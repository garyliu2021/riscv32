==> flow/design.v <==
module reg_pc (
    input               clk,
    input               rstn,
    input       [5:0]   op_type,
    input       [31:0]  alu_data_out,
    input       [31:0]  alu_pc_out,
    input       [31:0]  alu_pc_seq,
    output  reg [31:0]  pc_out
);
    reg [31:0] pc_new;
    always @(*) begin
        case(op_type)
            6'd4, 6'd7, 6'd9:
                pc_new = alu_data_out[0] ? alu_pc_seq : alu_pc_out;
            6'd5, 6'd6, 6'd8:
                pc_new = alu_data_out[0] ? alu_pc_out : alu_pc_seq;
            6'd2, 6'd3:
                pc_new = alu_pc_out;
            default:
                pc_new = alu_pc_seq;
        endcase
    end
    always @(posedge clk or negedge rstn) begin
        if(!rstn)
            pc_out <= 32'd0 + 32'h80008000;
        else begin
            pc_out <= pc_new;
        end
    end
endmodule  
# Step by step through the tools: reg_pc
# What the tools print for reg_pc, step after step.
# Line numbers count from 1 in the design file above.
# Operators carry their Yosys type and port widths (W data, S select, Z words).
# Cell names lack the library's common part.
# The mark n/a stands for no value.
# design
top	reg_pc
clk_port	clk
cell_library	sky130hd
lib_corner	tt_025C_1v80

# After elaboration
# Yosys after proc, flatten, opt, wreduce and memory -nomap, before mapping. Enables and synchronous resets that opt folds into registers are not counted as muxes. Memory bits, and registers merged into a memory's read port (data or address), are not among the register bits. Print and check cells are not counted. Equal cells are merged and count once.
# bits
register_bits	32
inputBits	104
out_inout_bits	32
elab_cells	15
# op_classes
eq_ne	8
mux	3
reduce_and_logical	3
# ops
op	count
$pmux W32 S3	1
$mux W32	2
$eq A6 B3 Y1 const B	4
$eq A6 B2 Y1 const B	2
$eq A6 B4 Y1 const B	2
$reduce_or A3 Y1	2
$reduce_or A2 Y1	1

# Logic depth
# Depth = most cells in a row (Yosys ltp): at word level without a register or memory, in the mapped netlist without a sequential cell, where the memories' decode and read muxes count.
# depth
word_depth	3
abc_area	0
ltp_mapped	5
ltp_nobuf	4

# After synthesis
# Source: synth_stat.txt of the flow (Yosys; design flattened, memories mapped). It holds for the ABC_AREA given above (unset counts as 0); a run with the other value may have another netlist.
# by_type
cell_type	count	area_total_um2
dfrtp_1	30	750.72
mux2_4	30	450.432
dfstp_2	2	52.55
buf_6	3	33.782
mux2_2	2	22.522
a211oi_4	1	20.019
nor3b_1	2	15.014
nor3b_2	1	12.512
xnor2_1	1	8.758
and2b_1	1	7.507
o21bai_1	1	7.507
a21oi_1	1	5.005
# mapped
cells	75
yosys_area_um2	1386.3
seq_area_um2	803.3
flip_flops	32
buf_cells	3

# Timing after synthesis
# Path of least setup slack by OpenSTA after synthesis, without wires, with an ideal clock, recovery checks aside; 20% of the period is set as input and as output delay. Where synthesis merged equal registers, the netlist keeps one of their names.
# synth_path
path_type	in2reg
from	in alu_data_out[0]
to	reg pc_out[0]
period_ps	1610
in_delay_ps	322
launch_ps	322
t_arrival_ps	1494
required_time_ps	1485
path_slack_ps	-9
path_delay_ps	1297
path_stages	5
path_buffers	1
synth_period_reached_ps	1619
# "path_delay_ps" = arrival - input delay + setup time.
# "path_stages": output pins that drive a net of the path, with the launching flip-flop's if there is one; two outputs of one cell count as two.
# "synth_period_reached_ps" = period - worst setup slack (recovery checks aside). The figure is calculated, with input and output delays left at 20% of the set period.
# Between the ends stands the longest chain of elaborated cells between them, by number of cells; it is not shown to be the way that was timed. Of several equally long chains one is given.
# A line is the first line of the expression or statement that the cell stems from. Yosys adds cells for indexed reads and writes and turns some case tables into memories.
# synth_via
path_cell_list	xnor2_1 > o21bai_1 > a211oi_4 > buf_6 > mux2_4
elab_chain_cells	2
cells_between	3
lines_between	3
cone_classes	mux: 3
# synth_rtl
element	line_no	text
start, declared	5	input       [31:0]  alu_data_out,
$mux W32	16	pc_new = alu_data_out[0] ? alu_pc_out : alu_pc_seq;
$pmux W32 S3	12	case(op_type)
end, assigned	25	pc_out <= 32'd0 + 32'h80008000;
end, assigned	27	pc_out <= pc_new;
end, declared	8	output  reg [31:0]  pc_out

# Path in the finished layout
# From the final timing report of flow run 2: the path of least setup slack in the routed layout; clock arrival at registers is part of the times.
# The path's times are printed in steps of 10 ps; the period is the one set.
# layout_path
path_type	in2reg
from	in op_type[1]
to	reg pc_out[7]
period_ps	1290
in_delay_ps	260
launch_ps	260
t_arrival_ps	1560
required_time_ps	1520
path_slack_ps	-50
path_stages	7
path_buffers	3
# Between the ends stands the longest chain of elaborated cells between them, by number of cells; it is not shown to be the way that was timed. Of several equally long chains one is given.
# layout_via
path_cell_list	buf_8 > nor3b_4 > a21oi_2 > a211oi_4 > buf_6 > buf_12 > mux2_4
elab_chain_cells	3
cells_between	12
lines_between	1
cone_classes	eq/ne: 8; mux: 1; reduce/logical: 3
# layout_rtl
element	line_no	text
start, declared	4	input       [5:0]   op_type,
$eq A6 B2 Y1	12	case(op_type)
$reduce_or A2 Y1	12
$pmux W32 S3	12
end, assigned	25	pc_out <= 32'd0 + 32'h80008000;
end, assigned	27	pc_out <= pc_new;
end, declared	8	output  reg [31:0]  pc_out

# Design reg_pc on sky130hd. What follows are 2 stored runs of the flow, each under its own settings; their order means nothing. The constraints put input and output delay at 20% of the set period each and load the outputs with 0.01 pF.
# By "timing.achieved_period_ps" is meant the clock period of the run minus its worst setup slack. This is arithmetic on one report: input and output delays are still those of the set period (20% each).
# "critical_path_time_ps" means the part of the period allowed to the worst setup path (the constraints hold back 20% at inputs and 20% at outputs) less its slack; where the path has registers, the arrival times of their clocks count too.
# "total_power_uw" is the tool's figure for a default switching activity; nothing was simulated.
# "critical_path_time_ps" is given in steps of 10 ps.
# Settings: n/a = not set for that run.
# Results: n/a = not shown.
setting or result,flow run 1,flow run 2
period_ns,1.12,1.29
CORE_UTILIZATION,65,40
PLACE_DENSITY,0.56,n/a
CELL_PAD_IN_SITES_GLOBAL_PLACEMENT,3,n/a
GPL_TIMING_DRIVEN,1,n/a
CAP_MARGIN,35,20
SLEW_MARGIN,25,20
MIN_ROUTING_LAYER,met2,n/a
CORE_MARGIN,2,2
timing.achieved_period_ps,n/a,1337
timing.setup.tns_ps,n/a,-802
utilization_pct,n/a,82.2
critical_path_time_ps,n/a,1080
critical_path_kind,n/a,in2reg
synthArea_um2,n/a,1386.3
total_die_area_um2,n/a,3952.6
layout_stdcell_area_um2,n/a,2742.6
total_power_uw,n/a,2583
worstSetupSlack_ps,n/a,-47
# Flow run 1: unfinished; error GPL-0301 in placement
